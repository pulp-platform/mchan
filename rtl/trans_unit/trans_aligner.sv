==> flow/design.v <==
module trans_aligner
  #(
    parameter MCHAN_LEN_WIDTH = 15
    )
   (
    input  logic                       clk_i,
    input  logic                       rst_ni,
    input  logic                       trans_req_i,
    output logic                       trans_gnt_o,
    input  logic [2:0]                 trans_pop_addr_i,
    input  logic [2:0]                 trans_push_addr_i,
    input  logic [MCHAN_LEN_WIDTH-1:0] trans_len_i,
    output logic [63:0]                data_pop_dat_o,
    output logic [7:0]                 data_pop_strb_o,
    input  logic                       data_pop_req_i,
    output logic                       data_pop_gnt_o,
    input  logic [63:0]                data_push_dat_i,
    input  logic                       data_push_req_i,
    output logic                       data_push_gnt_o
    );
   enum                                 logic [3:0]  { TRANS_IDLE, TRANS_FIRST, TRANS_SECOND, TRANS_THIRD, TRANS_RUN, PUSH_STALL, POP_STALL, TRANS_SSLAST, TRANS_SLAST, TRANS_LAST } CS, NS;
   logic [15:0][7:0]                   s_align_buffer;
   logic [7:0][3:0]                    s_even_align_matrix, s_odd_align_matrix, s_align_matrix;
   logic                               s_push_data, s_pop_data, s_push_align, s_pop_align, s_push_aligned, s_pop_aligned, s_pop_addr_greater;
   logic [2:0]                         s_pop_addr, s_push_addr;
   logic [7:0]                         s_first_strb, s_last_strb, s_single_strb;
   logic [MCHAN_LEN_WIDTH-1:0] 	       s_trans_len;
   logic [MCHAN_LEN_WIDTH-1:0]         s_beats_nb, s_push_beats_nb, s_push_beats_count, s_pop_beats_nb;
   logic                               s_start_count;
   logic                               s_store_strb;
   logic [7:0] 			       s_stall_strb;
   genvar                              j;
   generate
      for (j=0;j<8;j++)
      begin :  _ALIGNMENT_BUFFER_
        always_ff @ (posedge clk_i, negedge rst_ni)
          begin
             if (rst_ni == 1'b0)
               begin
                  s_align_buffer[j]   <= '0;
                  s_align_buffer[8+j] <= '0;
               end
             else
               begin
                  if (s_push_data == 1'b1)
                    begin
                       if (s_push_align == 1'b0)
                         begin
                            s_align_buffer[j]   <= data_push_dat_i[(8*(j+1))-1:8*j];
                         end
                       else
                         begin
                            s_align_buffer[8+j] <= data_push_dat_i[(8*(j+1))-1:8*j];
                         end
                    end
               end
          end
      end
   endgenerate
   always_comb
     begin
        if ( s_pop_align == 1'b1 )
          s_align_matrix = s_odd_align_matrix;
        else
          s_align_matrix = s_even_align_matrix;
     end
   generate
      for (j=0; j<8; j++)
        begin
           assign data_pop_dat_o[(8*(j+1))-1:8*j] = s_align_buffer[s_align_matrix[j]];
        end
   endgenerate
   always_ff @ (posedge clk_i, negedge rst_ni)
   begin
        if (rst_ni == 1'b0)
          begin
             s_pop_addr  <= '0;
             s_push_addr <= '0;
             s_trans_len <= '0;
          end
        else
          begin
             if ( trans_req_i == 1'b1 && trans_gnt_o == 1'b1 )
               begin
                  s_pop_addr  <= trans_pop_addr_i;
                  s_push_addr <= trans_push_addr_i;
                  s_trans_len <= trans_len_i;
               end
          end
   end
   generate
      for (j=0; j<8; j++)
        begin
           assign s_even_align_matrix[j] = j + s_push_addr - s_pop_addr;
           assign s_odd_align_matrix[j]  = 8 + j + s_push_addr - s_pop_addr;
        end
   endgenerate
   assign s_first_strb = 8'b11111111 << s_pop_addr;
   assign s_last_strb   = 8'b11111111 >> ( 3'd7 - s_trans_len[2:0] - s_pop_addr);
   assign s_single_strb = 8'b11111111 >> ( 3'd7 - s_trans_len[2:0] )  << s_pop_addr;
   assign s_beats_nb = s_trans_len >> 3;
   always_comb
     begin
        if ( ( s_push_addr + s_trans_len[2:0] ) < 8 )
          begin
             s_push_aligned  = 1'b1;
             s_push_beats_nb = s_beats_nb;
          end
        else
          begin
             s_push_aligned  = 1'b0;
             s_push_beats_nb = s_beats_nb + 1;
          end
     end
   always_comb
     begin
        if ( ( s_pop_addr + s_trans_len[2:0] ) < 8 )
          begin
             s_pop_aligned  = 1'b1;
             s_pop_beats_nb = s_beats_nb;
          end
        else
          begin
             s_pop_aligned  = 1'b0;
             s_pop_beats_nb = s_beats_nb + 1;
          end
     end
   always_comb
     begin
        if ( s_pop_addr > s_push_addr )
          begin
             s_pop_addr_greater = 1'b1;
          end
        else
          begin
             s_pop_addr_greater = 1'b0;
          end
     end
   always_ff @ (posedge clk_i, negedge rst_ni)
     begin
        if(rst_ni == 1'b0)
          s_push_beats_count <= 4'b0;
        else
          if ( s_start_count == 1'b1 )
            s_push_beats_count <= 4'b0;
          else
            if ( s_push_data == 1'b1 )
              s_push_beats_count <= s_push_beats_count+1;
            else
              s_push_beats_count <= s_push_beats_count;
     end
   always_ff @(posedge clk_i, negedge rst_ni)
     begin
        if(rst_ni == 1'b0)
          s_push_align <= 1'b0;  
        else
          if (s_start_count == 1'b1)
            s_push_align <= 1'b0;
          else
            if (s_push_data == 1'b1)
              s_push_align <= !s_push_align;
     end
   always_ff @(posedge clk_i, negedge rst_ni)
     begin
        if(rst_ni == 1'b0)
          s_pop_align <= 1'b0;  
        else
          if (s_start_count == 1'b1)
            s_pop_align <= 1'b0;
          else
            if (s_pop_data == 1'b1)
              s_pop_align <= !s_pop_align;
     end
   always_ff @(posedge clk_i, negedge rst_ni)
     begin
        if(rst_ni == 1'b0)
          s_stall_strb <= 0;
        else
          if (s_store_strb == 1'b1)
            s_stall_strb <= data_pop_strb_o;
     end
   always_ff @(posedge clk_i, negedge rst_ni)
     begin
        if(rst_ni == 1'b0)
          CS <= TRANS_IDLE;
        else
          CS <= NS;
     end
   always_comb
     begin
        trans_gnt_o     = 1'b1;
        s_start_count   = 1'b0;
        data_push_gnt_o = 1'b0;
        data_pop_gnt_o  = 1'b0;
        s_push_data     = 1'b0;
        s_pop_data      = 1'b0;
        data_pop_strb_o = 8'b00000000;
	s_store_strb    = 1'b0;
        NS              = TRANS_IDLE;
        case(CS)
          TRANS_IDLE:
            begin
               data_push_gnt_o = 1'b0;
               data_pop_gnt_o  = 1'b0;
               if ( trans_req_i == 1'b1 )
                 begin
                    s_start_count   = 1'b1;
                    NS              = TRANS_FIRST;
                 end
               else
                 begin
                    NS = TRANS_IDLE;
                 end
            end
          TRANS_FIRST:
            begin
               trans_gnt_o     = 1'b0;
               data_push_gnt_o = 1'b1;
               data_pop_gnt_o  = 1'b0;
               data_pop_strb_o = 8'b00000000;
               if ( data_push_req_i == 1'b1 )
                 begin
                    s_push_data = 1'b1;
                    if ( s_push_beats_nb == 8'd0 )
                      begin
                         case({s_pop_addr_greater,s_push_aligned,s_pop_aligned})
                           3'b000: NS = TRANS_LAST;
                           3'b001: NS = TRANS_LAST;
                           3'b010: NS = TRANS_SLAST;
                           3'b011: NS = TRANS_LAST;
                           3'b100: NS = TRANS_SLAST;
                           3'b101: NS = TRANS_LAST;
                           3'b110: NS = TRANS_SLAST;
                           3'b111: NS = TRANS_LAST;
                         endcase
                      end
                    else
                      begin
                         case({s_pop_addr_greater,s_push_aligned,s_pop_aligned})
                           3'b000: NS = TRANS_SECOND;
                           3'b001: NS = TRANS_SECOND;
                           3'b010: NS = TRANS_THIRD;
                           3'b011: NS = TRANS_SECOND;
                           3'b100: NS = TRANS_THIRD;
                           3'b101: NS = TRANS_SECOND;
                           3'b110: NS = TRANS_THIRD;
                           3'b111: NS = TRANS_THIRD;
                         endcase
                      end
                 end
               else
                 begin
                    NS = TRANS_FIRST;
                 end
            end
          TRANS_SECOND:
            begin
               trans_gnt_o     = 1'b0;
               data_push_gnt_o = 1'b1;
               data_pop_gnt_o  = 1'b0;
               data_pop_strb_o = 8'b00000000;
               if ( data_push_req_i == 1'b1 )
                 begin
                    s_push_data = 1'b1;
                    if ( s_push_beats_nb == 8'd1 )
                      begin
                         case({s_pop_addr_greater,s_push_aligned,s_pop_aligned})
                           3'b000: NS = TRANS_SLAST;
                           3'b001: NS = TRANS_LAST;
                           3'b010: NS = TRANS_SSLAST;
                           3'b011: NS = TRANS_SLAST;
                           3'b100: NS = TRANS_SSLAST;
                           3'b101: NS = TRANS_LAST;
                           3'b110: NS = TRANS_SSLAST;
                           3'b111: NS = TRANS_SSLAST;
                         endcase
                      end
                    else
                      begin
                         NS = TRANS_THIRD;
                      end
                 end
               else
                 begin
                    NS = TRANS_SECOND;
                 end
            end
          TRANS_THIRD:
            begin
               trans_gnt_o     = 1'b0;
               data_pop_gnt_o  = 1'b1;
               data_push_gnt_o = 1'b1;
               data_pop_strb_o = s_first_strb;
               case({data_push_req_i,data_pop_req_i})
                 2'b00:
                   begin
                      NS = TRANS_RUN;
                   end
                 2'b01:
                   begin
                      s_pop_data   = 1'b1;
		      s_store_strb = 1'b1;
                      NS = PUSH_STALL;
                   end
                 2'b10:
                   begin
                      s_push_data    = 1'b1;
		      s_store_strb = 1'b1;
                      NS = POP_STALL;
                   end
                 2'b11:
                   begin
                      s_push_data    = 1'b1;
                      s_pop_data     = 1'b1;
                      if ( s_push_beats_count == s_push_beats_nb )
                        begin
                           case({s_pop_addr_greater,s_push_aligned,s_pop_aligned})
                             3'b000: NS = TRANS_SLAST;
                             3'b001: NS = TRANS_LAST;
                             3'b010: NS = TRANS_SLAST;
                             3'b011: NS = TRANS_SLAST;
                             3'b100: NS = TRANS_LAST;
                             3'b101: NS = TRANS_LAST;
                             3'b110: NS = TRANS_SLAST;
                             3'b111: NS = TRANS_LAST;
                           endcase
                        end
                      else
                        begin
                           NS = TRANS_RUN;
                        end
                   end
                 default:
                   NS = TRANS_IDLE;
               endcase
               if ( data_pop_req_i == 1'b0 )
                 begin
                    data_push_gnt_o = 1'b0;
                    s_push_data     = 1'b0;
                 end
            end
          TRANS_RUN:
            begin
               trans_gnt_o     = 1'b0;
               data_pop_gnt_o  = 1'b1;
               data_push_gnt_o = 1'b1;
               data_pop_strb_o = 8'b11111111;
               case({data_push_req_i,data_pop_req_i})
                 2'b00:
                   begin
                      NS = TRANS_RUN;
                   end
                 2'b01:
                   begin
                      s_pop_data = 1'b1;
		      s_store_strb = 1'b1;
                      NS = PUSH_STALL;
                   end
                 2'b10:
                   begin
                      s_push_data  = 1'b1;
		      s_store_strb = 1'b1;
                      NS = POP_STALL;
                   end
                 2'b11:
                   begin
                      s_push_data    = 1'b1;
                      s_pop_data     = 1'b1;
                      if ( s_push_beats_count == s_push_beats_nb )
                        begin
                           case({s_pop_addr_greater,s_push_aligned,s_pop_aligned})
                             3'b000: NS = TRANS_SLAST;
                             3'b001: NS = TRANS_LAST;
                             3'b010: NS = TRANS_SLAST;
                             3'b011: NS = TRANS_SLAST;
                             3'b100: NS = TRANS_LAST;
                             3'b101: NS = TRANS_LAST;
                             3'b110: NS = TRANS_SLAST;
                             3'b111: NS = TRANS_LAST;
                           endcase
                        end
                      else
                        begin
                           NS = TRANS_RUN;
                        end
                   end
                 default:
                   NS = TRANS_IDLE;
               endcase
               if ( data_pop_req_i == 1'b0 )
                 begin
                    data_push_gnt_o = 1'b0;
                    s_push_data     = 1'b0;
                 end
            end
          PUSH_STALL:
            begin
               trans_gnt_o     = 1'b0;
               data_push_gnt_o = 1'b1;
               data_pop_gnt_o  = 1'b0;
               data_pop_strb_o = s_stall_strb;
               if( data_push_req_i == 1'b1 )
                 begin
                    s_push_data    = 1'b1;
                    if ( s_push_beats_count == s_push_beats_nb )
                      begin
                         case({s_pop_addr_greater,s_push_aligned,s_pop_aligned})
                             3'b000: NS = TRANS_SLAST;
                             3'b001: NS = TRANS_LAST;
                             3'b010: NS = TRANS_SLAST;
                             3'b011: NS = TRANS_SLAST;
                             3'b100: NS = TRANS_LAST;
                             3'b101: NS = TRANS_LAST;
                             3'b110: NS = TRANS_SLAST;
                             3'b111: NS = TRANS_LAST;
                           endcase
                      end
                    else
                      begin
                         NS = TRANS_RUN;
                      end
                 end
               else
                 begin
                    NS = PUSH_STALL;
		    s_store_strb = 1'b1;
                 end
            end
          POP_STALL:
            begin
               trans_gnt_o     = 1'b0;
               data_push_gnt_o = 1'b0;
               s_push_data     = 1'b0;
               data_pop_gnt_o  = 1'b1;
               data_pop_strb_o = s_stall_strb;
               if( data_pop_req_i == 1'b1 )
                 begin
                    s_pop_data      = 1'b1;
                    s_push_data     = 1'b1;
                    data_push_gnt_o = 1'b1;
                    if ( s_push_beats_count == s_push_beats_nb )
                      begin
                         case({s_pop_addr_greater,s_push_aligned,s_pop_aligned})
                           3'b000: NS = TRANS_SLAST;
                           3'b001: NS = TRANS_LAST;
                           3'b010: NS = TRANS_SLAST;
                           3'b011: NS = TRANS_SLAST;
                           3'b100: NS = TRANS_LAST;
                           3'b101: NS = TRANS_LAST;
                           3'b110: NS = TRANS_SLAST;
                           3'b111: NS = TRANS_LAST;
                         endcase
                      end
                    else
                      begin
                         NS = TRANS_RUN;
                      end
                 end
               else
                 begin
                    NS = POP_STALL;
		    s_store_strb = 1'b1;
                 end
            end
          TRANS_SSLAST:
            begin
               trans_gnt_o     = 1'b0;
               data_pop_gnt_o  = 1'b1;
               data_push_gnt_o = 1'b0;
               data_pop_strb_o = 8'b11111111;
               if ( data_pop_req_i  == 1'b1 )
                 begin
                    s_pop_data = 1'b1;
                    NS         = TRANS_SLAST;
                 end
               else
                 begin
                    NS = TRANS_SSLAST;
                 end
            end
          TRANS_SLAST:
            begin
               trans_gnt_o     = 1'b0;
               data_pop_gnt_o  = 1'b1;
               data_push_gnt_o = 1'b0;
               if( s_pop_beats_nb == 8'd1 )  
                 data_pop_strb_o = s_first_strb;
               else
                 data_pop_strb_o = 8'b11111111;
               if ( data_pop_req_i  == 1'b1 )
                 begin
                    s_pop_data = 1'b1;
                    NS         = TRANS_LAST;
                 end
               else
                 begin
                    NS = TRANS_SLAST;
                 end
            end
          TRANS_LAST:
            begin
               trans_gnt_o     = 1'b0;
               data_pop_gnt_o  = 1'b1;
               data_push_gnt_o = 1'b0;
               if ( s_pop_beats_nb == 8'd0 )
                 begin
                    data_pop_strb_o = s_single_strb;
                 end
               else
                 begin
                    data_pop_strb_o = s_last_strb;
                 end
               if ( data_pop_req_i  == 1'b1 )
                 begin
                    trans_gnt_o = 1'b1;
                    s_pop_data  = 1'b1;
                    if ( trans_req_i == 1'b1 )
                      begin
                         s_start_count   = 1'b1;
                         NS              = TRANS_FIRST;
                      end
                    else
                      begin
                         NS              = TRANS_IDLE;
                      end
                 end
               else
                 begin
                    NS         = TRANS_LAST;
                 end
            end
          default:
            begin
               NS = TRANS_IDLE;
            end
        endcase
     end
endmodule
# Step by step through the tools: trans_aligner
# What the tools print for trans_aligner, step after step.
# Lines are those of the file above, counted from 1.
# Operators carry their Yosys type and port widths (W data, S select, Z words).
# Library cell names are shortened.
# A cell with - has no value.
[inputs]
design = "trans_aligner"
clock = "clk_i"
cell_library = "sky130hd"
corner = "tt_025C_1v80"

# Elaborated design
# Counts by Yosys on the flattened word-level netlist (proc, flatten, opt, wreduce; memories kept). Register bits leave out memories and registers merged into their read ports (data or address). Print and check cells are left out.
# Memory sizes are those after Yosys's memory passes, which may raise the word count (mostly to a power of two), join words into wider ones and drop unused or constant bits.
[word_totals]
regBits = 178
latchBits = 0
ramBits = 0
romBits = 80
clocked_rd_ports_x_width = 0
n_memories = 7
in_bits = 90
[memory_table]
columns = ["memory", "words", "width", "rd", "write_ports", "line_no", "rtl"]
rows = [
  ["(name not given)", 8, 4, 1, 0, 267, "case({s_pop_addr_greater,s_push_aligned,s_pop_aligned})"],
  ["(name not given)", 8, 1, 1, 0, 226, "case({s_pop_addr_greater,s_push_aligned,s_pop_aligned})"],
  ["(name not given)", 8, 1, 1, 0, 239, "case({s_pop_addr_greater,s_push_aligned,s_pop_aligned})"],
  ["(name not given)", 8, 1, 1, 0, 317, "case({s_pop_addr_greater,s_push_aligned,s_pop_aligned})"],
  ["(name not given)", 8, 1, 1, 0, 371, "case({s_pop_addr_greater,s_push_aligned,s_pop_aligned})"],
  ["(name not given)", 8, 1, 1, 0, 407, "case({s_pop_addr_greater,s_push_aligned,s_pop_aligned})"],
]
# Memories not listed: 1.
[op_classes]
addsub = 37
multipliers = 0
div = 0
cmp = 3
equal = 15
n_shift = 12
muxes = 49
n_logic = 1
reduce_and_logical = 25
[op_table]
columns = ["op", "count"]
rows = [
  ["$shiftx A128 B8 Y8", 8],
  ["$sub A4 B3 Y4", 15],
  ["$mux W4", 12],
  ["$pmux W4 S10", 1],
  ["$pmux W8 S5", 1],
  ["$add A4 B3 Y4 const A", 8],
  ["$mux W32", 1],
  ["$pmux W4 S4", 2],
  ["$eq A15 B1 Y1 const B", 2],
  ["$logic_not A15 Y1", 2],
  ["$mux W15", 2],
  ["$mux W13", 2],
  ["$reduce_or A2 Y1", 9],
  ["$mux W1", 17],
  ["$add A3 B3 Y4 const A", 4],
  ["$eq A4 B3 Y1 const B", 4],
  ["$shr A8 B3 Y8 const A", 2],
  ["$mux W8", 2],
  ["$add A15 B1 Y15 const B", 1],
  ["$eq A15 B15 Y1", 1],
  ["$pmux W1 S2", 7],
  ["$add A12 B1 Y13 const B", 1],
  ["$add A2 B3 Y4 const A", 2],
  ["$add A3 B3 Y4", 2],
  ["$eq A4 B2 Y1 const B", 2],
  ["$lt A4 B4 Y1 const B", 2],
  ["$eq A4 B4 Y1 const B", 2],
  ["$shl A8 B3 Y8", 1],
]
# Not listed: further kinds 21, cells in them 27.

# Logic depth
# Longest topological path by Yosys (ltp), each cell counted once; first at word level (registers and memories cut), then after technology mapping (sequential cells cut; the memories' decode and read muxes count).
[logic_depth]
depth_word = 7
ABC_AREA = 1
ltp_mapped = 25
mapped_depth_nobuf = 24

# Netlist
# Yosys stat after the flow's synthesis: flattened, memories mapped to cells. It holds for the ABC_AREA given above (unset counts as 0); a run with the other value may have another netlist.
[synth_totals]
cell_count = 2124
yosys_area_um2 = 13919.6
ffs = 178
n_buf = 116
[by_type]
columns = ["type", "count"]
rows = [
  ["dfrtp_1", 178],
  ["nand2_1", 612],
  ["o21ai_0", 427],
  ["inv_1", 216],
  ["mux2i_1", 64],
  ["nor2_1", 138],
  ["a21oi_1", 91],
  ["nand3_1", 78],
  ["clkbuf_1", 91],
  ["ha_1", 25],
  ["fa_1", 11],
  ["o31ai_1", 19],
  ["xor2_1", 16],
  ["nand2_2", 19],
  ["a32o_1", 10],
  ["nand4_1", 14],
  ["buf_1", 19],
  ["nor2_2", 10],
]
# Other cell types: 26; their cells: 86.

# Worst setup path after synthesis
# Source: OpenSTA report_checks on the synthesized netlist (no wires, ideal clock, input and output delay 20% of the period each), path of least setup slack; recovery checks are left aside. Register names are those of the netlist, which keeps one name where synthesis merged equal registers.
[synth_path]
kind = "flip-flop to output port"
from = "register s_pop_addr[1]"
to = "output data_pop_dat_o[10]"
tclk_ns = 9.34
output_delay_ns = 1.868
t_first_pin_ns = 0.000
arrival_time_ns = 3.260
path_slack_ns = 4.212
delay_ns = 3.260
path_stages = 12
synth_period_reached_ns = 5.128
# "delay_ns" is the arrival time less input delay plus setup time.
# A path that ends at an output port has no setup time.
# "path_stages": output pins that drive a net of the path, with the launching flip-flop's if there is one; two outputs of one cell count as two.
# "synth_period_reached_ns" = period - worst setup slack (recovery checks aside). The figure is calculated, with input and output delays left at 20% of the set period.
# The rows between start and end are the longest chain of elaborated cells between them; the timing report does not say that the signal goes this way. Where chains are equally long, one stands for them.
# Each line given opens the expression or statement behind the cell; cells for indexed reads and writes are added by Yosys, which also makes memories of some case tables.
[synth_between]
path_cell_list = "dfrtp_1 > clkbuf_1 > clkinv_1 > ha_1 > inv_1 > ha_1 > fa_1 > xnor2_1 > xor2_1 > clkbuf_1 > o21ai_0 > o21ai_0"
elab_chain_cells = 3
[synth_lines]
columns = ["element", "line_no", "rtl"]
rows = [
  ["start: declaration", 25, "logic [2:0]                         s_pop_addr, s_push_addr;"],
  ["start: assignment", 77, "s_pop_addr  <= '0;"],
  ["start: assignment", 85, "s_pop_addr  <= trans_pop_addr_i;"],
  ["$sub A4 B3 Y4", 94, "assign s_even_align_matrix[j] = j + s_push_addr - s_pop_addr;"],
  ["$mux W32", 62, "if ( s_pop_align == 1'b1 )"],
  ["$shiftx A128 B8 Y8", 70, "assign data_pop_dat_o[(8*(j+1))-1:8*j] = s_align_buffer[s_align_matrix[j]];"],
  ["end: declaration", 13, "output logic [63:0]                data_pop_dat_o,"],
]

# Timing after layout
# Path of least setup slack in the final report of run 1 (OpenROAD, finished layout, wires in). Where an end is a register, its clock arrival counts in the times.
[layout_path]
kind = "flip-flop to output port"
from = "register s_pop_addr[1]"
to = "output data_pop_strb_o[7]"
tclk_ns = 2.53
output_delay_ns = 0.51
t_first_pin_ns = 0.50
arrival_time_ns = 3.39
path_slack_ns = -1.37
path_stages = 23
[layout_between]
path_cell_list = "dfrtp_2 > clkinv_8 > buf_6 > ha_4 > nand3_4 > nand3_4 > nand2_2 > o21ai_2 > nand2_2 > a21oi_4 > buf_12 > buf_4 > buf_6 > nand3_2 > nand2_2 > nand4_1 > nand2_2 > nand2_2 > nand3_1 > nand2_1 > nand2_1 > nand2_2 > buf_6"
[layout_lines]
columns = ["element", "line_no", "rtl"]
rows = [
  ["start: declaration", 25, "logic [2:0]                         s_pop_addr, s_push_addr;"],
  ["start: assignment", 77, "s_pop_addr  <= '0;"],
  ["start: assignment", 85, "s_pop_addr  <= trans_pop_addr_i;"],
  ["end: declaration", 14, "output logic [7:0]                 data_pop_strb_o,"],
]
# Chain of elaborated cells between the ends: none given.

# Top module trans_aligner; platform sky130hd; tools Yosys and OpenROAD; 2 stored runs in no particular order. Input and output delays are each 20% of the period that was set; the output load is 0.01 pF.
# "period_less_ws_ns" is the run's clock period less its worst setup slack. It is reckoned from that one timing run; input and output delays stay at 20% of the period that was set.
# "worst_path_time_ns" means the part of the period allowed to the worst setup path (the constraints hold back 20% at inputs and 20% at outputs) less its slack; where the path has registers, the arrival times of their clocks count too.

[[run]]
name = "run 1"
[run.settings]
period_ns = 2.53
CORE_UTILIZATION = 21
PLACE_DENSITY_LB_ADDON = 0.21
TNS_END_PERCENT = 15
ABC_AREA = 1
GPL_TIMING_DRIVEN = 1
GPL_ROUTABILITY_DRIVEN = 0
CTS_CLUSTER_SIZE = 45
CTS_CLUSTER_DIAMETER = 281
CAP_MARGIN = 15
SLEW_MARGIN = 20
MIN_ROUTING_LAYER = "met2"
CORE_MARGIN = 2
[run.results]
timing.setup.ws_ns = -1.368
synth_chip_area_um2 = 13919.6
util_frac = 0.331
worst_path_time_ns = 3.39
timing.worst_path_kind = "flip-flop to output port"
finalCellArea_um2 = 21768.4
period_less_ws_ns = 3.898
die_area_um2 = 68358.7
final_setup_tns_ns = -82.441

[[run]]
name = "run 2"
[run.settings]
period_ns = 4.39
SETUP_SLACK_MARGIN = -0.32
CAP_MARGIN = 20
CORE_MARGIN = 2
CORE_UTILIZATION = 40
SLEW_MARGIN = 20
[run.results]
timing.setup.ws_ns = -0.243
synth_chip_area_um2 = 14037.2
util_frac = 0.504
worst_path_time_ns = 3.76
timing.worst_path_kind = "flip-flop to output port"
finalCellArea_um2 = 17418.0
period_less_ws_ns = 4.633
die_area_um2 = 36607.2
final_setup_tns_ns = -9.161
