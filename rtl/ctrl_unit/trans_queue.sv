==> flow/design.v <==
module trans_queue
  #(
    parameter TRANS_QUEUE_WIDTH     = 10,
    parameter TRANS_QUEUE_DEPTH     = 2,
    parameter TCDM_ADD_WIDTH        = 16,
    parameter EXT_ADD_WIDTH         = 16,
    parameter MCHAN_LEN_WIDTH       = 16,
    parameter LOG_TRANS_QUEUE_DEPTH = (TRANS_QUEUE_DEPTH == 1) ? 1 : $clog2(TRANS_QUEUE_DEPTH)
    )
   (
    input  logic                         clk_i,
    input  logic                         rst_ni,
    input  logic                         req_i,
    output logic                         gnt_o,
    input  logic [TRANS_QUEUE_WIDTH-1:0] dat_i,
    output logic                         tx_req_o,
    input  logic                         tx_gnt_i,
    output logic [TRANS_QUEUE_WIDTH-1:0] tx_dat_o,
    output logic                         rx_req_o,
    input  logic                         rx_gnt_i,
    output logic [TRANS_QUEUE_WIDTH-1:0] rx_dat_o
    );
   logic [LOG_TRANS_QUEUE_DEPTH-1:0]                        s_pointer_in;      
   logic [LOG_TRANS_QUEUE_DEPTH-1:0]                        s_pointer_in_tx;   
   logic [LOG_TRANS_QUEUE_DEPTH-1:0]                        s_pointer_in_rx;   
   logic [LOG_TRANS_QUEUE_DEPTH-1:0]                        s_pointer_out_tx;  
   logic [LOG_TRANS_QUEUE_DEPTH-1:0]                        s_pointer_out_rx;  
   logic [TRANS_QUEUE_DEPTH-1:0][LOG_TRANS_QUEUE_DEPTH-1:0] s_table_tx;        
   logic [TRANS_QUEUE_DEPTH-1:0][LOG_TRANS_QUEUE_DEPTH-1:0] s_table_rx;        
   logic [TRANS_QUEUE_DEPTH-1:0]                            s_busy;            
   logic [LOG_TRANS_QUEUE_DEPTH:0]                          s_elements;        
   logic [LOG_TRANS_QUEUE_DEPTH:0]                          s_tx_elements;     
   logic [LOG_TRANS_QUEUE_DEPTH:0]                          s_rx_elements;     
   logic [TRANS_QUEUE_DEPTH-1:0][TRANS_QUEUE_WIDTH-1:0]     s_buffer;
   logic                                                    s_full;
   logic                                                    s_push;
   logic                                                    s_pop_tx;
   logic                                                    s_pop_rx;
   integer                                                  s_loop1,s_loop2,s_loop3;
   assign s_full = (s_elements == TRANS_QUEUE_DEPTH);
   assign s_push   = req_i && !s_full;
   assign s_pop_tx = tx_gnt_i && tx_req_o;
   assign s_pop_rx = rx_gnt_i && rx_req_o;
   always @(posedge clk_i or negedge rst_ni)
     begin
        if (rst_ni == 1'b0)
          begin
             s_elements    <= 0;
             s_tx_elements <= 0;
             s_rx_elements <= 0;
          end
        else
          begin
             case ({s_push,s_pop_tx,s_pop_rx})
               3'b000:
                 begin
                    s_elements    <= s_elements;
                    s_tx_elements <= s_tx_elements;
                    s_rx_elements <= s_rx_elements;
                 end
               3'b001:
                 begin
                    s_elements    <= s_elements - 1;
                    s_tx_elements <= s_tx_elements;
                    s_rx_elements <= s_rx_elements - 1;
                 end
               3'b010:
                 begin
                    s_elements    <= s_elements - 1;
                    s_tx_elements <= s_tx_elements - 1;
                    s_rx_elements <= s_rx_elements;
                 end
               3'b011:
                 begin
                    s_elements    <= s_elements - 2;
                    s_tx_elements <= s_tx_elements - 1;
                    s_rx_elements <= s_rx_elements - 1;
                 end
               3'b100:
                 begin
                    s_elements <= s_elements + 1;
                    if (dat_i[MCHAN_LEN_WIDTH + TCDM_ADD_WIDTH + EXT_ADD_WIDTH] == 1'b0)  
                      begin
                         s_tx_elements <= s_tx_elements + 1;
                         s_rx_elements <= s_rx_elements;
                      end
                    else  
                      begin
                         s_tx_elements <= s_tx_elements;
                         s_rx_elements <= s_rx_elements + 1;
                      end
                 end
               3'b101:
                 begin
                    s_elements <= s_elements;
                    if (dat_i[MCHAN_LEN_WIDTH + TCDM_ADD_WIDTH + EXT_ADD_WIDTH] == 1'b0)  
                      begin
                         s_tx_elements <= s_tx_elements + 1;
                         s_rx_elements <= s_rx_elements - 1;
                      end
                    else  
                      begin
                         s_tx_elements <= s_tx_elements;
                         s_rx_elements <= s_rx_elements;
                      end
                 end
               3'b110:
                 begin
                    s_elements <= s_elements;
                    if (dat_i[MCHAN_LEN_WIDTH + TCDM_ADD_WIDTH + EXT_ADD_WIDTH] == 1'b0)  
                      begin
                         s_tx_elements <= s_tx_elements;
                         s_rx_elements <= s_rx_elements;
                      end
                    else  
                      begin
                         s_tx_elements <= s_tx_elements - 1;
                         s_rx_elements <= s_rx_elements + 1;
                      end
                 end
               3'b111:
                 begin
                    s_elements <= s_elements - 1;
                    if (dat_i[MCHAN_LEN_WIDTH + TCDM_ADD_WIDTH + EXT_ADD_WIDTH] == 1'b0)  
                      begin
                         s_tx_elements <= s_tx_elements;
                         s_rx_elements <= s_rx_elements - 1;
                      end
                    else  
                      begin
                         s_tx_elements <= s_tx_elements - 1;
                         s_rx_elements <= s_rx_elements;
                      end
                 end
             endcase
          end
     end
   always_comb
     begin
	s_pointer_in = 0;
        for (s_loop1 = TRANS_QUEUE_DEPTH - 1 ; s_loop1 >= 0  ; s_loop1 = s_loop1 - 1)
          begin
             if (s_busy[s_loop1] == 1'b0)
               s_pointer_in = s_loop1;
          end
     end
   always @(posedge clk_i or negedge rst_ni)
     begin
        if (rst_ni == 1'b0)
          begin
             for (s_loop2 = 0 ; s_loop2 < TRANS_QUEUE_DEPTH ; s_loop2 = s_loop2 + 1)
               s_buffer[s_loop2] <= 0;
          end
        else
        begin
           if (req_i && !s_full)
             s_buffer[s_pointer_in] <= dat_i;
        end
     end
   always @(posedge clk_i or negedge rst_ni)
     begin
        if (rst_ni == 1'b0)
          begin
             s_pointer_in_rx  <= 0;
             s_pointer_in_tx  <= 0;
             s_pointer_out_rx <= 0;
             s_pointer_out_tx <= 0;
             s_busy           <= 0;
             for (s_loop3 = 0 ; s_loop3 < TRANS_QUEUE_DEPTH ; s_loop3 = s_loop3 + 1)
               begin
                  s_table_tx[s_loop3] <= 0;
                  s_table_rx[s_loop3] <= 0;
               end
          end
        else
          begin
             if (req_i && !s_full)
               begin
                  if (dat_i[MCHAN_LEN_WIDTH + TCDM_ADD_WIDTH + EXT_ADD_WIDTH] == 1'b0)  
                    begin
                       s_table_tx[s_pointer_in_tx] <= s_pointer_in;
                       s_busy[s_pointer_in] <= 1;
                       if (s_pointer_in_tx == $unsigned(TRANS_QUEUE_DEPTH - 1))
		         s_pointer_in_tx <= 0;
		       else
                         s_pointer_in_tx <= s_pointer_in_tx + 1;
                    end
                  else  
                    begin
                       s_table_rx[s_pointer_in_rx] <= s_pointer_in;
                       s_busy[s_pointer_in] <= 1;
                       if (s_pointer_in_rx == $unsigned(TRANS_QUEUE_DEPTH - 1))
		         s_pointer_in_rx <= 0;
		       else
                         s_pointer_in_rx <= s_pointer_in_rx + 1;
                    end
               end
             if (tx_gnt_i && tx_req_o)
               begin
                  s_busy[s_table_tx[s_pointer_out_tx]] <= 0;
		  if (s_pointer_out_tx == $unsigned(TRANS_QUEUE_DEPTH-1))
		    s_pointer_out_tx <= 0;
		  else
		    s_pointer_out_tx <= s_pointer_out_tx + 1;
               end
             if (rx_gnt_i && rx_req_o)
               begin
                  s_busy[s_table_rx[s_pointer_out_rx]] <= 0;
		  if (s_pointer_out_rx == $unsigned(TRANS_QUEUE_DEPTH-1))
		    s_pointer_out_rx <= 0;
		  else
		    s_pointer_out_rx <= s_pointer_out_rx + 1;
               end
          end
     end
   assign tx_dat_o  = s_buffer[s_table_tx[s_pointer_out_tx]];
   assign rx_dat_o  = s_buffer[s_table_rx[s_pointer_out_rx]];
   assign tx_req_o = (s_tx_elements != 0);
   assign rx_req_o = (s_rx_elements != 0);
   assign gnt_o = ~s_full;
endmodule
==> Reports on trans_queue <==
What the tools print for trans_queue, step after step.
Line numbers count from 1 in the design file above.
Library cell names are shortened.
{ "setup": {"top": "trans_queue", "clock": "clk_i", "library": "sky130hd", "pvt_corner": "tt_025C_1v80"} }

==> Elaborated design <==
Source: Yosys, flattened and elaborated, memories not mapped. Widths are those after wreduce. Registers that Yosys merges into a memory's read port (data or address) are not register bits. Print and check cells do not count. Equal cells are merged and count once.
{ "word_totals": {"regBits": 33, "input_bits": 15, "output_inout_bits": 23, "word_cells": 88} }
{ "op_classes": {"add_sub_neg": 14, "mul": 3, "n_eq": 8, "shift": 13, "muxes": 11, "n_logic": 16, "reduce_logical": 14} }
{ "op_table": {"columns": ["cell", "count"], "rows": [
  ["indexed select 20 x 6 -> 10 bit", 2],
  ["variable shift 10 x 33 -> 20 bit", 1],
  ["variable shift 10 x 33 -> 20 bit (first input constant)", 1],
  ["negator 5 -> 33 bit", 1],
  ["AND 20 bit", 1],
  ["bitwise OR 20 bit", 1],
  ["inverter 20 bit", 1],
  ["variable shift 1 x 2 -> 2 bit (first input constant)", 6],
  ["multiplier 1 x 3 -> 4 bit (second input constant)", 3],
  ["== test 3 bit (second input constant)", 4],
  ["OR reduction 4 bit", 3],
  ["negator 1 -> 2 bit", 4],
  ["AND 2 bit", 4],
  ["bitwise OR 2 bit", 4],
  ["inverter 2 bit", 4],
  ["2-to-1 mux 2 bit", 4],
  ["subtractor 2 x 1 -> 2 bit (second input constant)", 3],
  ["== test 3 x 2 -> 1 bit (second input constant)", 2],
  ["OR reduction 3 bit", 2],
  ["parallel mux 2 bit (select 3 bit)", 1],
  ["2-to-1 mux 1 bit", 5],
  ["adder 2 x 1 -> 2 bit (second input constant)", 2],
  ["nonzero test 2 bit", 2],
  ["OR reduction 2 bit", 2],
  ["parallel mux 2 bit (select 2 bit)", 1],
  ["adder 1 bit (second input constant)", 3],
  ["logical AND 1 bit", 3],
  ["== test 3 x 1 -> 1 bit (second input constant)", 1]
]} }
Other operator kinds: 8; their cells: 8.

==> Logic depth <==
Depth = most cells in a row (Yosys ltp): at word level without a register or memory, in the mapped netlist without a sequential cell, where the memories' decode and read muxes count.
{ "depth": {"depth_word": 14, "abc_area": 0, "ltp_mapped": 7, "depth_no_buf": 6} }

==> Mapped cells and area <==
Yosys stat after the flow's synthesis: flattened, memories mapped to cells. It holds for the ABC_AREA given above (unset counts as 0); a run with the other value may have another netlist.
The area totals of this step are shown rounded.
{ "types": {"columns": ["cell", "count", "type_area_um2"], "rows": [
  ["dfrtp_1", 32, 800.768],
  ["mux2_2", 32, 360.346],
  ["buf_4", 11, 82.579],
  ["xnor2_1", 5, 43.792],
  ["xor2_1", 3, 26.275],
  ["buf_6", 2, 22.522],
  ["inv_1", 4, 15.014],
  ["nand2b_4", 1, 13.763],
  ["a31oi_1", 2, 12.512],
  ["ha_1", 1, 12.512],
  ["nand2b_1", 2, 12.512],
  ["nor2b_1", 2, 12.512],
  ["or3_1", 2, 12.512],
  ["nand2_1", 3, 11.261],
  ["a221o_1", 1, 10.01],
  ["and4b_1", 1, 10.01],
  ["mux2i_1", 1, 10.01],
  ["o21ai_0", 2, 10.01]
]} }
Other cell types: 12; their cells: 13.
{ "synth_totals": {"stdcells": 120, "synth_area_um2": 1558, "seq_area_um2": 800.8, "ff_cells": 32, "buf_cells": 14} }

==> Timing after synthesis <==
Source: OpenSTA report_checks on the synthesized netlist (no wires, ideal clock, input and output delay 20% of the period each), path of least setup slack; recovery checks are left aside. Register names are those of the netlist, which keeps one name where synthesis merged equal registers.
{ "synth_path": {"path_kind": "reg-to-reg", "start": "reg s_tx_elements[0]", "end": "reg s_elements[1]", "clock_period_ns": 1.88, "setup_time_ns": 0.126, "t_first_pin_ns": 0.000, "arrival_time_ns": 1.642, "t_required_ns": 1.754, "setup_slack_ns": 0.112, "path_delay_ns": 1.768, "stages": 8, "n_path_buf": 1, "period_less_setup_slack_ns": 1.768} }
"path_delay_ns" = arrival - input delay + setup time.
"stages" counts driving pins, that of a launching flip-flop among them; a cell with two outputs on the path counts twice.
"period_less_setup_slack_ns" is the clock period less the worst setup slack; recovery checks do not enter. This is arithmetic on one report: input and output delays are still those of the set period (20% each).
The rows between start and end are the longest chain of elaborated cells between them; the timing report does not say that the signal goes this way. Where chains are equally long, one stands for them.
Each line given opens the expression or statement behind the cell; cells for indexed reads and writes are added by Yosys, which also makes memories of some case tables.
At most two assigning lines are given for a register; there are more.
{ "synth_via": {"path_cell_list": "dfrtp_1 inv_1 ha_1 nand2b_4 buf_6 or3_1 a31o_1 a221o_1", "elab_chain_cells": 5, "cone_cells": 13, "cone_classes": "7 x eq/ne; 1 x mux; 5 x reduce/logical"} }
{ "synth_rtl": {"columns": ["item", "line", "source"], "rows": [
  ["from (decl)", 32, "logic [LOG_TRANS_QUEUE_DEPTH:0]                          s_tx_elements;"],
  ["from (assign)", 58, "s_tx_elements <= s_tx_elements;"],
  ["from (assign)", 64, "s_tx_elements <= s_tx_elements;"],
  ["nonzero test 2 bit", 218, "assign tx_req_o = (s_tx_elements != 0);"],
  ["logical AND 1 bit", 42, "assign s_pop_tx = tx_gnt_i && tx_req_o;"],
  ["== test 3 bit", 54, "case ({s_push,s_pop_tx,s_pop_rx})"],
  ["OR reduction 3 bit", null, null],
  ["parallel mux 2 bit (select 3 bit)", 54, null],
  ["to (assign)", 57, "s_elements    <= s_elements;"],
  ["to (assign)", 63, "s_elements    <= s_elements - 1;"],
  ["to (decl)", 31, "logic [LOG_TRANS_QUEUE_DEPTH:0]                          s_elements;"]
]} }

==> Timing after layout <==
From the final timing report of record 1: the path of least setup slack in the routed layout; clock arrival at registers is part of the times.
{ "layout_path": {"path_kind": "reg-to-output", "start": "reg s_pointer_out_rx", "end": "out rx_dat_o[6]", "clock_period_ns": 2.73, "out_delay_ns": 0.55, "t_first_pin_ns": 0.28, "arrival_time_ns": 1.92, "t_required_ns": 2.18, "setup_slack_ns": 0.26, "stages": 5, "n_path_buf": 2} }
The rows between start and end are the longest chain of elaborated cells between them; the timing report does not say that the signal goes this way. Where chains are equally long, one stands for them.
At most two assigning lines are given for a register; there are more.
{ "layout_via": {"path_cell_list": "dfrtp_1 mux2i_4 buf_6 mux2_2 clkdlybuf4s50_1", "elab_chain_cells": 3, "cone_cells": 3, "cone_classes": "1 x mul; 2 x shift"} }
{ "layout_rtl": {"columns": ["item", "line", "source"], "rows": [
  ["from (decl)", 27, "logic [LOG_TRANS_QUEUE_DEPTH-1:0]                        s_pointer_out_rx;"],
  ["from (assign)", 166, "s_pointer_out_rx <= 0;"],
  ["from (assign)", 212, "s_pointer_out_rx <= s_pointer_out_rx + 1;"],
  ["indexed select 2 x 1 -> 1 bit", 217, "assign rx_dat_o  = s_buffer[s_table_rx[s_pointer_out_rx]];"],
  ["multiplier 1 x 3 -> 4 bit", 217, null],
  ["indexed select 20 x 6 -> 10 bit", 217, null],
  ["to (decl)", 21, "output logic [TRANS_QUEUE_WIDTH-1:0] rx_dat_o"]
]} }

Subject: flow runs of trans_queue

Hi,

Measured results for trans_queue: 2 stored runs of the Yosys and OpenROAD flow on sky130hd. The settings differ; the order carries no meaning. The constraints put input and output delay at 20% of the set period each and load the outputs with 0.01 pF.
By "achieved clock period" is meant the clock period of the run minus its worst setup slack. This is arithmetic on one report: input and output delays are still those of the set period (20% each).
"time used up by the worst setup path" = time allowed to the worst setup path (clock period - input delay - output delay, where it has them) - its slack; a late launch clock adds to it, a late capture clock takes from it.
"total design power" is the tool's figure for a default switching activity; nothing was simulated.
Measured values are rounded.

==> record 1: settings <==
{ "period_ns": 2.73, "CORE_UTILIZATION": 32, "SETUP_SLACK_MARGIN": 0.35, "PLACE_DENSITY_LB_ADDON": 0.15, "GPL_TIMING_DRIVEN": 0, "CTS_CLUSTER_DIAMETER": 151, "CAP_MARGIN": 35, "CORE_MARGIN": 2, "SLEW_MARGIN": 20 }
==> record 1: results <==
utilization after routing: 46.5 %
area inside the die boundary: 5442 um2
setup total negative slack: 0.000 ns
worst slack on setup checks: 0.259 ns
total design power: 2.755 mW
mapped cell area after synthesis: 1558 um2
standard-cell area after layout: 2198 um2
time used up by the worst setup path: 1.92 ns
worst setup path kind: reg-to-output
achieved clock period: 2.471 ns

==> record 2: settings <==
{ "period_ns": 2.91, "CORE_UTILIZATION": 35, "SETUP_SLACK_MARGIN": 0.14, "PLACE_DENSITY_LB_ADDON": 0.12, "CORE_ASPECT_RATIO": 1.72, "CORE_MARGIN": 4, "TNS_END_PERCENT": 100, "ABC_AREA": 1, "GPL_TIMING_DRIVEN": 1, "GPL_ROUTABILITY_DRIVEN": 1, "CTS_CLUSTER_DIAMETER": 310, "CAP_MARGIN": 0, "MIN_ROUTING_LAYER": "met1", "SLEW_MARGIN": 20 }
==> record 2: results <==
worst slack on setup checks: 0.381 ns
setup total negative slack: 0.000 ns
utilization after routing: 45.9 %
mapped cell area after synthesis: 1597 um2
area inside the die boundary: 5746 um2
standard-cell area after layout: 2041 um2
time used up by the worst setup path: 1.95 ns
worst setup path kind: reg-to-output
achieved clock period: 2.529 ns
total design power: 2.360 mW

Regards
